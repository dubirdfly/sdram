==> flow/design.v <==
`timescale 1ns / 1ps
module sdram_core
#
(
    parameter T_RP                    =  4,
    parameter T_RC                    =  6,
    parameter T_MRD                   =  6,
    parameter T_RCD                   =  2,
    parameter T_WR                    =  3,
    parameter CASn                    =  3,
    parameter SDR_BA_WIDTH            =  2,
    parameter SDR_ROW_WIDTH           =  13,
    parameter SDR_COL_WIDTH           =  9,
    parameter SDR_DQ_WIDTH            =  16,
    parameter SDR_DQM_WIDTH           =  SDR_DQ_WIDTH/8,
    parameter APP_ADDR_WIDTH          =  SDR_BA_WIDTH + SDR_ROW_WIDTH + SDR_COL_WIDTH,
    parameter APP_BURST_WIDTH         =  9
)
(
    input                             clk,
    input                             rst,                  
    input                             wr_burst_req,         
    input[SDR_DQ_WIDTH-1:0]           wr_burst_data,        
    input[APP_BURST_WIDTH-1:0]        wr_burst_len,         
    input[APP_ADDR_WIDTH-1:0]         wr_burst_addr,        
    output                            wr_burst_data_req,    
    output                            wr_burst_finish,      
    input                             rd_burst_req,         
    input[APP_BURST_WIDTH-1:0]        rd_burst_len,         
    input[APP_ADDR_WIDTH-1:0]         rd_burst_addr,        
    output[SDR_DQ_WIDTH-1:0]          rd_burst_data,        
    output                            rd_burst_data_valid,  
    output                            rd_burst_finish,      
    output                            sdram_cke,            
    output                            sdram_cs_n,           
    output                            sdram_ras_n,          
    output                            sdram_cas_n,          
    output                            sdram_we_n,           
    output[SDR_BA_WIDTH-1:0]          sdram_ba,             
    output[SDR_ROW_WIDTH-1:0]         sdram_addr,           
    output[SDR_DQM_WIDTH-1:0]         sdram_dqm,            
    inout[SDR_DQ_WIDTH-1: 0]          sdram_dq              
);
    localparam S_INIT_NOP  = 5'd0;        
    localparam S_INIT_PRE  = 5'd1;        
    localparam S_INIT_TRP  = 5'd2;        
    localparam S_INIT_AR1  = 5'd3;        
    localparam S_INIT_TRF1 = 5'd4;        
    localparam S_INIT_AR2  = 5'd5;        
    localparam S_INIT_TRF2 = 5'd6;        
    localparam S_INIT_MRS  = 5'd7;        
    localparam S_INIT_TMRD = 5'd8;        
    localparam S_INIT_DONE = 5'd9;        
    localparam S_IDLE      = 5'd10;       
    localparam S_ACTIVE    = 5'd11;       
    localparam S_TRCD      = 5'd12;       
    localparam S_READ      = 5'd13;       
    localparam S_CL        = 5'd14;       
    localparam S_RD        = 5'd15;       
    localparam S_RWAIT     = 5'd16;       
    localparam S_WRITE     = 5'd17;       
    localparam S_WD        = 5'd18;       
    localparam S_TDAL      = 5'd19;       
    localparam S_AR        = 5'd20;       
    localparam S_TRFC      = 5'd21;       
    reg                         read_flag;
    wire                        done_200us;     
    reg                         sdram_ref_req;  
    wire                        sdram_ref_ack;  
    reg  [SDR_BA_WIDTH-1:0]     sdram_ba_r;
    reg  [SDR_ROW_WIDTH-1:0]    sdram_addr_r;
    reg                         ras_n_r;
    reg                         cas_n_r;
    reg                         we_n_r;
    wire [APP_ADDR_WIDTH-1:0]   sys_addr;
    reg  [14:0]                 cnt_200us;
    reg  [10:0]                 cnt_7p5us;
    reg  [SDR_DQ_WIDTH-1:0]     sdr_dq_out;
    reg  [SDR_DQ_WIDTH-1:0]     sdr_dq_in;
    reg                         sdr_dq_oe;
    reg  [8:0]                  cnt_clk_r;  
    reg                         cnt_rst_n;  
    reg  [4:0]                  state;
    reg                         wr_burst_data_req_d0;
    reg                         wr_burst_data_req_d1;
    reg                         rd_burst_data_valid_d0;
    reg                         rd_burst_data_valid_d1;
    wire end_trp     = (cnt_clk_r == T_RP) ? 1'b1 : 1'b0;
    wire end_trfc    = (cnt_clk_r == T_RC) ? 1'b1 : 1'b0;
    wire end_tmrd    = (cnt_clk_r == T_MRD) ? 1'b1 : 1'b0;
    wire end_trcd    = (cnt_clk_r == T_RCD-1) ? 1'b1 : 1'b0;
    wire end_tcl     = (cnt_clk_r == CASn-1) ? 1'b1 : 1'b0;
    wire end_rdburst = (cnt_clk_r == rd_burst_len-4) ? 1'b1 : 1'b0;
    wire end_tread   = (cnt_clk_r == rd_burst_len+2) ? 1'b1 : 1'b0;
    wire end_wrburst = (cnt_clk_r == wr_burst_len-1) ? 1'b1 : 1'b0;
    wire end_twrite  = (cnt_clk_r == wr_burst_len-1) ? 1'b1 : 1'b0;
    wire end_tdal    = (cnt_clk_r == T_WR) ? 1'b1 : 1'b0;
    wire end_trwait  = (cnt_clk_r == T_RP) ? 1'b1 : 1'b0;
    always@(posedge clk or posedge rst) begin
        if(rst == 1'b1) begin
            wr_burst_data_req_d0 <= 1'b0;
            wr_burst_data_req_d1 <= 1'b0;
            rd_burst_data_valid_d0 <= 1'b0;
            rd_burst_data_valid_d1 <= 1'b0;
        end
        else begin
            wr_burst_data_req_d0 <= wr_burst_data_req;
            wr_burst_data_req_d1 <= wr_burst_data_req_d0;
            rd_burst_data_valid_d0 <= rd_burst_data_valid;
            rd_burst_data_valid_d1 <= rd_burst_data_valid_d0;
        end
    end
    assign wr_burst_finish = ~wr_burst_data_req_d0 & wr_burst_data_req_d1;
    assign rd_burst_finish = ~rd_burst_data_valid_d0 & rd_burst_data_valid_d1;
    assign rd_burst_data   = sdr_dq_in;
    assign sdram_dqm = {SDR_DQM_WIDTH{1'b0}};
    assign sdram_dq = sdr_dq_oe ? sdr_dq_out : {SDR_DQ_WIDTH{1'bz}};
    assign sdram_cke = 1'b1;
    assign sdram_cs_n = 1'b0;
    assign sdram_ba = sdram_ba_r;
    assign sdram_addr = sdram_addr_r;
    assign {sdram_ras_n,sdram_cas_n,sdram_we_n} = {ras_n_r,cas_n_r,we_n_r};
    assign sys_addr = read_flag ? rd_burst_addr:wr_burst_addr;         
    always@(posedge clk or posedge rst) begin
        if(rst == 1'b1)
            cnt_200us <= 15'd0;
        else if(cnt_200us < 15'd20_000)
            cnt_200us <= cnt_200us + 1'b1;
    end
    assign done_200us = (cnt_200us == 15'd20_000);
    always@(posedge clk or posedge rst) begin
        if(rst == 1'b1)
            cnt_7p5us <= 11'd0;
        else if(cnt_7p5us < 11'd750)
            cnt_7p5us <= cnt_7p5us+1'b1;
        else
            cnt_7p5us <= 11'd0;
    end
    always@(posedge clk or posedge rst) begin
        if(rst == 1'b1)
            sdram_ref_req <= 1'b0;
        else if(cnt_7p5us == 11'd749)
            sdram_ref_req <= 1'b1;
        else if(sdram_ref_ack)
            sdram_ref_req <= 1'b0;
    end
    always@(posedge clk or posedge rst) begin
        if(rst == 1'b1)
            state <= S_INIT_NOP;
        else begin
            case (state)
                S_INIT_NOP:  state <= done_200us ? S_INIT_PRE : S_INIT_NOP;
                S_INIT_PRE:  state <= S_INIT_TRP;
                S_INIT_TRP:  state <= (end_trp) ? S_INIT_AR1 : S_INIT_TRP;
                S_INIT_AR1:  state <= S_INIT_TRF1;
                S_INIT_TRF1: state <= (end_trfc) ? S_INIT_AR2 : S_INIT_TRF1;
                S_INIT_AR2:  state <= S_INIT_TRF2;
                S_INIT_TRF2: state <= (end_trfc) ?  S_INIT_MRS : S_INIT_TRF2;
                S_INIT_MRS:  state <= S_INIT_TMRD;
                S_INIT_TMRD: state <= (end_tmrd) ? S_INIT_DONE : S_INIT_TMRD;
                S_INIT_DONE: state <= S_IDLE;
                S_IDLE:
                    if(sdram_ref_req) begin
                        state <= S_AR;
                        read_flag <= 1'b1;
                    end
                    else if(wr_burst_req) begin
                        state <= S_ACTIVE;
                        read_flag <= 1'b0;
                    end
                    else if(rd_burst_req) begin
                        state <= S_ACTIVE;
                        read_flag <= 1'b1;
                    end
                    else begin
                        state <= S_IDLE;
                        read_flag <= 1'b1;
                    end
                S_ACTIVE:
                    if(T_RCD == 0)
                        if(read_flag) state <= S_READ;
                        else state <= S_WRITE;
                    else state <= S_TRCD;
                S_TRCD:
                    if(end_trcd)
                        if(read_flag) state <= S_READ;
                        else state <= S_WRITE;
                    else state <= S_TRCD;
                S_READ:  state <= S_CL;
                S_CL:    state <= (end_tcl) ? S_RD : S_CL;
                S_RD:    state <= (end_tread) ? S_IDLE : S_RD;
                S_RWAIT: state <= (end_trwait) ? S_IDLE : S_RWAIT;
                S_WRITE: state <= S_WD;
                S_WD:    state <= (end_twrite) ? S_TDAL : S_WD;
                S_TDAL:  state <= (end_tdal) ? S_IDLE : S_TDAL;
                S_AR:    state <= S_TRFC;
                S_TRFC:  state <= (end_trfc) ? S_IDLE : S_TRFC;
                default: state <= S_INIT_NOP;
            endcase
        end
    end
    assign sdram_ref_ack = (state == S_AR);
    assign wr_burst_data_req = ((state == S_TRCD) & ~read_flag) | (state == S_WRITE)|((state == S_WD) & (cnt_clk_r < wr_burst_len - 2'd2));
    assign rd_burst_data_valid = (state == S_RD) & (cnt_clk_r >= 9'd1) & (cnt_clk_r < rd_burst_len + 2'd1);
    always@(posedge clk or posedge rst) begin
        if(rst == 1'b1)
            cnt_clk_r <= 9'd0;
        else if(!cnt_rst_n)
            cnt_clk_r <= 9'd0;
        else
            cnt_clk_r <= cnt_clk_r+1'b1;
    end
    always @(*) begin
        case (state)
            S_INIT_NOP: cnt_rst_n <= 1'b0;
            S_INIT_PRE: cnt_rst_n <= 1'b1;                    
            S_INIT_TRP: cnt_rst_n <= (end_trp) ? 1'b0:1'b1;   
            S_INIT_AR1,S_INIT_AR2:cnt_rst_n <= 1'b1;           
            S_INIT_TRF1,S_INIT_TRF2:cnt_rst_n <= (end_trfc) ? 1'b0:1'b1;    
            S_INIT_MRS: cnt_rst_n <= 1'b1;           
            S_INIT_TMRD: cnt_rst_n <= (end_tmrd) ? 1'b0:1'b1;    
            S_IDLE:    cnt_rst_n <= 1'b0;
            S_ACTIVE:  cnt_rst_n <= 1'b1;
            S_TRCD:    cnt_rst_n <= (end_trcd) ? 1'b0:1'b1;
            S_CL:      cnt_rst_n <= (end_tcl) ? 1'b0:1'b1;
            S_RD:      cnt_rst_n <= (end_tread) ? 1'b0:1'b1;
            S_RWAIT:   cnt_rst_n <= (end_trwait) ? 1'b0:1'b1;
            S_WD:      cnt_rst_n <= (end_twrite) ? 1'b0:1'b1;
            S_TDAL:    cnt_rst_n <= (end_tdal) ? 1'b0:1'b1;
            S_TRFC:    cnt_rst_n <= (end_trfc) ? 1'b0:1'b1;
            default: cnt_rst_n <= 1'b0;
        endcase
    end
    always@(posedge clk or posedge rst) begin
        if(rst == 1'b1)
            sdr_dq_out <= 16'd0;
        else if((state == S_WRITE) | (state == S_WD))
            sdr_dq_out <= wr_burst_data;
    end
    always@(posedge clk or posedge rst) begin
        if(rst == 1'b1)
            sdr_dq_oe <= 1'b0;
        else if((state == S_WRITE) | (state == S_WD))
            sdr_dq_oe <= 1'b1;
        else
            sdr_dq_oe <= 1'b0;
    end
    always@(posedge clk or posedge rst) begin
        if(rst == 1'b1)
            sdr_dq_in <= 16'd0;
        else if(state == S_RD)
            sdr_dq_in <= sdram_dq;
    end
    always@(posedge clk or posedge rst) begin
        if(rst == 1'b1) begin
            {ras_n_r,cas_n_r,we_n_r} <= 3'b111;
            sdram_ba_r <= {SDR_BA_WIDTH{1'b1}};
            sdram_addr_r <= {SDR_ROW_WIDTH{1'b1}};
        end
        else begin
            case(state)
                S_INIT_NOP,S_INIT_TRP,S_INIT_TRF1,S_INIT_TRF2,S_INIT_TMRD: begin
                    {ras_n_r,cas_n_r,we_n_r} <= 3'b111;
                    sdram_ba_r <= {SDR_BA_WIDTH{1'b1}};
                    sdram_addr_r <= {SDR_ROW_WIDTH{1'b1}};
                end
                S_INIT_PRE: begin
                    {ras_n_r,cas_n_r,we_n_r} <= 3'b010;
                    sdram_ba_r <= {SDR_BA_WIDTH{1'b1}};
                    sdram_addr_r <= {SDR_ROW_WIDTH{1'b1}};
                end
                S_INIT_AR1,S_INIT_AR2: begin
                    {ras_n_r,cas_n_r,we_n_r} <= 3'b001;
                    sdram_ba_r <= {SDR_BA_WIDTH{1'b1}};
                    sdram_addr_r <= {SDR_ROW_WIDTH{1'b1}};
                end
                S_INIT_MRS: begin
                    {ras_n_r,cas_n_r,we_n_r} <= 3'b000;
                    sdram_ba_r <= {SDR_BA_WIDTH{1'b0}};
                    sdram_addr_r <= {3'b000, 1'b0, 2'b00, 3'b011, 1'b0, 3'b111};  
                end
                S_IDLE,S_TRCD,S_CL,S_TRFC,S_TDAL: begin
                    {ras_n_r,cas_n_r,we_n_r} <= 3'b111;
                    sdram_ba_r <= {SDR_BA_WIDTH{1'b1}};
                    sdram_addr_r <= {SDR_ROW_WIDTH{1'b1}};
                end
                S_ACTIVE: begin
                    {ras_n_r,cas_n_r,we_n_r} <= 3'b011;
                    sdram_ba_r <= sys_addr[APP_ADDR_WIDTH - 1:APP_ADDR_WIDTH - SDR_BA_WIDTH];
                    sdram_addr_r <= sys_addr[SDR_COL_WIDTH + SDR_ROW_WIDTH - 1:SDR_COL_WIDTH];
                end
                S_READ: begin
                    {ras_n_r,cas_n_r,we_n_r} <= 3'b101;
                    sdram_ba_r <= sys_addr[APP_ADDR_WIDTH - 1:APP_ADDR_WIDTH - SDR_BA_WIDTH];
                    sdram_addr_r <= {4'b0010,sys_addr[8:0]}; 
                end
                S_RD: begin
                    if(end_rdburst)
                        {ras_n_r,cas_n_r,we_n_r} <= 3'b110;
                    else begin
                        {ras_n_r,cas_n_r,we_n_r} <= 3'b111;
                        sdram_ba_r <= {SDR_BA_WIDTH{1'b1}};
                        sdram_addr_r <= {SDR_ROW_WIDTH{1'b1}};
                    end
                end
                S_WRITE: begin
                    {ras_n_r,cas_n_r,we_n_r} <= 3'b100;
                    sdram_ba_r <= sys_addr[APP_ADDR_WIDTH - 1:APP_ADDR_WIDTH - SDR_BA_WIDTH];
                    sdram_addr_r <= {4'b0010,sys_addr[8:0]}; 
                end
                S_WD: begin
                    if(end_wrburst) {ras_n_r,cas_n_r,we_n_r} <= 3'b110;
                    else begin
                        {ras_n_r,cas_n_r,we_n_r} <= 3'b111;
                        sdram_ba_r <= {SDR_BA_WIDTH{1'b1}};
                        sdram_addr_r <= {SDR_ROW_WIDTH{1'b1}};
                    end
                end
                S_AR: begin
                    {ras_n_r,cas_n_r,we_n_r} <= 3'b001;
                    sdram_ba_r <= {SDR_BA_WIDTH{1'b1}};
                    sdram_addr_r <= {SDR_ROW_WIDTH{1'b1}};
                end
                default: begin
                    {ras_n_r,cas_n_r,we_n_r} <= 3'b111;
                    sdram_ba_r <= {SDR_BA_WIDTH{1'b1}};
                    sdram_addr_r <= {SDR_ROW_WIDTH{1'b1}};
                end
            endcase
        end
    end
endmodule
; Tool chain data of sdram_core
; What the tools print for sdram_core, step after step.
; Lines are those of the file above, counted from 1.
; Operators carry their Yosys type and port widths (W data, S select, Z words).
; Cell names lack the library's common part.
; Not given: n/a
[inputs]
top_module = sdram_core
clk_port = clk
lib = sky130hd
pvt_corner = tt_025C_1v80

; Elaborated design
; Counts by Yosys on the flattened word-level netlist (proc, flatten, opt, wreduce; memories kept). Register bits leave out memories and registers merged into their read ports (data or address). Print and check cells are left out.
[op_classes]
n_addsub = 8
cmp = 5
eq_ne = 33
n_mux = 50
bitwise = 13
reduce_logical = 10
[ops]
columns = cell, count
row1 = $pmux W5 S22, 1
row2 = $pmux W13 S5, 1
row3 = $eq A9 B32 Y1, 2
row4 = $eq A5 B4 Y1 const B, 8
row5 = $eq A5 B5 Y1 const B, 6
row6 = $mux W1, 30
row7 = $mux W5, 6
row8 = $mux W13, 2
row9 = $pmux W3 S8, 1
row10 = $mux W24, 1
row11 = $eq A5 B3 Y1 const B, 4
row12 = $add A9 B1 Y9 const B, 2
row13 = $eq A9 B2 Y1 const B, 2
row14 = $eq A9 B3 Y1 const B, 2
row15 = $lt A9 B9 Y1, 2
row16 = $mux W16, 1
row17 = $add A15 B1 Y15 const B, 1
row18 = $lt A15 B15 Y1 const B, 1
row19 = $eq A15 B15 Y1 const B, 1
row20 = $add A11 B1 Y11 const B, 1
row21 = $lt A11 B10 Y1 const B, 1
row22 = $eq A11 B10 Y1 const B, 1
row23 = $mux W11, 1
row24 = $eq A5 B2 Y1 const B, 2
row25 = $sub A9 B1 Y10 const B, 1
row26 = $eq A9 B10 Y1, 1
row27 = $add A9 B2 Y10 const B, 1
row28 = $sub A9 B3 Y10 const B, 1
; Not listed: further kinds 20, cells in them 35.
[word_totals]
ff_bits = 97
inputBits = 86
out_inout_bits = 58

; Depth
; Depth = most cells in a row (Yosys ltp): at word level without a register or memory, in the mapped netlist without a sequential cell, where the memories' decode and read muxes count.
[logic_depth]
word_depth = 6
ABC_AREA = 0
depth_mapped = 12

; Netlist
; The flow's flattened synthesis, as Yosys stat reports it; memories are mapped. The netlist is that of the ABC_AREA named above (0 if unset); the other value can give another one.
[synth_totals]
cells = 614
area_um2 = 6508.7
sequential_area_um2 = 2856.5
ff_cells = 113
[by_type]
columns = cell, count, type_area_um2
row1 = dfrtp_1, 93, 2.33E+03
row2 = dfstp_2, 19, 499.229
row3 = mux2_2, 39, 439.171
row4 = ha_1, 32, 400.384
row5 = xnor2_1, 37, 324.061
row6 = mux2i_1, 25, 250.24
row7 = xor2_1, 25, 218.96
row8 = nor2_1, 44, 165.158
row9 = nand2_1, 43, 161.405
row10 = mux2_4, 9, 135.13
row11 = nand3_1, 24, 120.115
row12 = o221ai_1, 11, 96.342
row13 = inv_1, 24, 90.086
row14 = o21ai_0, 14, 70.067
row15 = and2_1, 10, 62.56
row16 = a21o_1, 8, 60.058
row17 = nor3_1, 12, 60.058
row18 = nand2b_1, 9, 56.304
; Not listed: further types 44, cells in them 136.

; Timing after synthesis
; OpenSTA on the mapped netlist: ideal clock, no wires. The path of least setup slack (recovery checks aside). Input and output delay are each 20% of the period. Register names are those of the netlist, which keeps one name where synthesis merged equal registers.
[synth_timing]
path_type = input-to-output
startpoint = in rd_burst_len[1]
endpoint = out rd_burst_data_valid
tclk_ps = 2940
input_delay_ps = 588
arrival_ps = 2358
path_slack_ps = -6
delay_ps = 1770
stages = 10
synth_period_reached_ps = 2946
; "delay_ps" is the arrival time less input delay plus setup time.
; A path that ends at an output port has no setup time.
; "stages" counts driving pins, that of a launching flip-flop among them; a cell with two outputs on the path counts twice.
; "synth_period_reached_ps" = period - worst setup slack (recovery checks aside). The figure is calculated, with input and output delays left at 20% of the set period.
; Between the ends stands the longest chain of elaborated cells between them, by number of cells; it is not shown to be the way that was timed. Of several equally long chains one is given.
; A line is the first line of the expression or statement that the cell stems from. Yosys adds cells for indexed reads and writes and turns some case tables into memories.
[synth_between]
path_cell_list = ha_1 > and3_1 > nand3_1 > nor2_1 > xnor2_1 > ha_1 > a21oi_1 > nor2b_1 > a2111o_1 > a41oi_1
elab_chain_len = 3
cells_between = 3
cone_lines = 1
cone_classes = 1 x add/sub; 1 x compare; 1 x logic
[synth_rtl]
columns = item, line_no
row1 = from (decl), 29  ; input[APP_BURST_WIDTH-1:0]        rd_burst_len,
row2 = $add A9 B1 Y9, 204  ; assign rd_burst_data_valid = (state == S_RD) & (cnt_clk_r >= 9'd1) & (cnt_clk_r < rd_burst_len + 2'd1);
row3 = $lt A9 B9 Y1, 204
row4 = $and A1 B1 Y1, 204
row5 = to (decl), 32  ; output                            rd_burst_data_valid,

; Worst path after layout
; Path of least setup slack in the final report of run B (OpenROAD, finished layout, wires in). Where an end is a register, its clock arrival counts in the times.
; The report prints the path's times to 10 ps; the period is as set.
[layout_timing]
path_type = input-to-output
startpoint = in rd_burst_len[1]
endpoint = out rd_burst_data_valid
tclk_ps = 3190
input_delay_ps = 640
arrival_ps = 2630
path_slack_ps = -80
stages = 13
; Between the ends stands the longest chain of elaborated cells between them, by number of cells; it is not shown to be the way that was timed. Of several equally long chains one is given.
[layout_between]
path_cell_list = buf_6 > buf_6 > ha_4 > inv_2 > ha_4 > nor2b_4 > o21a_1 > o21a_1 > o21a_1 > o21ai_1 > nand2b_1 > a41oi_2 > buf_2
elab_chain_len = 3
cells_between = 3
cone_lines = 1
cone_classes = 1 x add/sub; 1 x compare; 1 x logic
[layout_rtl]
columns = item, line_no
row1 = from (decl), 29  ; input[APP_BURST_WIDTH-1:0]        rd_burst_len,
row2 = $add A9 B1 Y9, 204  ; assign rd_burst_data_valid = (state == S_RD) & (cnt_clk_r >= 9'd1) & (cnt_clk_r < rd_burst_len + 2'd1);
row3 = $lt A9 B9 Y1, 204
row4 = $and A1 B1 Y1, 204
row5 = to (decl), 32  ; output                            rd_burst_data_valid,

--- measured runs ---
Flow measurements of sdram_core on sky130hd: 2 stored runs with different settings, listed in no order. Input and output delays are each 20% of the period that was set; the output load is 0.01 pF.
"clock_period_reached_ps" = clock period - worst setup slack. The figure is calculated, with input and output delays left at 20% of the set period.
"worst_setup_path_time_ps" is the time allowed to the run's worst setup path (the clock period less input and output delay, where it has them) less its slack. Clock arrival times count: a late capture clock shortens it, a late launch clock lengthens it.
"power_total_mw": no workload was simulated; the value follows from the tool's default switching activity.
"worst_setup_path_time_ps" is given in steps of 10 ps.

# run A
==> flow/run.sh <==
#!/bin/bash
# the make line also repeats the synthesis and layout settings of config.mk as NAME=value (left out here)
make -C /OpenROAD-flow-scripts/flow DESIGN_CONFIG=/design/flow/config.mk WORK_HOME=/design/flow/orfs CLKGATE_MAP_FILE= finish
==> flow/config.mk <==
export PLATFORM = sky130hd
export DESIGN_NAME = sdram_core
export DESIGN_NICKNAME = sdram_core
export VERILOG_FILES = /design/flow/design.v
export SDC_FILE = /design/flow/constraint.sdc
export NUM_CORES = 4
export LEC_CHECK = 0
export CAP_MARGIN = 20
export CELL_PAD_IN_SITES_DETAIL_PLACEMENT = 2
export CORE_MARGIN = 10
export CORE_UTILIZATION = 62
export CTS_CLUSTER_SIZE = 20
export GPL_ROUTABILITY_DRIVEN = 0
export PLACE_DENSITY = 0.65
export SETUP_SLACK_MARGIN = 0.63
export SLEW_MARGIN = 20
export TNS_END_PERCENT = 20
==> flow/constraint.sdc <==
create_clock -name core_clock -period 3.29 [get_ports {clk}]
set_input_delay 0.6580 -clock core_clock [delete_from_list [all_inputs] [get_ports {clk}]]
set_output_delay 0.6580 -clock core_clock [all_outputs]
set_load 0.01 [all_outputs]

==> run A: results <==
outcome="no final report: placement broke off with DPL-0033"

# run B
==> flow/run.sh <==
#!/bin/bash
# the make line also repeats the synthesis and layout settings of config.mk as NAME=value (left out here)
make -C /OpenROAD-flow-scripts/flow DESIGN_CONFIG=/design/flow/config.mk WORK_HOME=/design/flow/orfs CLKGATE_MAP_FILE= finish
==> flow/config.mk <==
export PLATFORM = sky130hd
export DESIGN_NAME = sdram_core
export DESIGN_NICKNAME = sdram_core
export VERILOG_FILES = /design/flow/design.v
export SDC_FILE = /design/flow/constraint.sdc
export NUM_CORES = 4
export LEC_CHECK = 0
export CAP_MARGIN = 20
export CORE_MARGIN = 2
export CORE_UTILIZATION = 53
export SLEW_MARGIN = 20
==> flow/constraint.sdc <==
create_clock -name core_clock -period 3.19 [get_ports {clk}]
set_input_delay 0.6380 -clock core_clock [delete_from_list [all_inputs] [get_ports {clk}]]
set_output_delay 0.6380 -clock core_clock [all_outputs]
set_load 0.01 [all_outputs]

==> run B: results <==
yosys.chip_area_um2=6508.7
fin_ws_ps=-80
layout_stdcell_area_um2=8916.0
layout_utilization_pct=74.2
hold_ws_ps=377
timing.setup.tns_ps=-80
design_die_area_um2=13183.6
worst_setup_path_time_ps=1990
worstPathKind="input-to-output"
clock_period_reached_ps=3270
power_total_mw=5.860
--- end ---
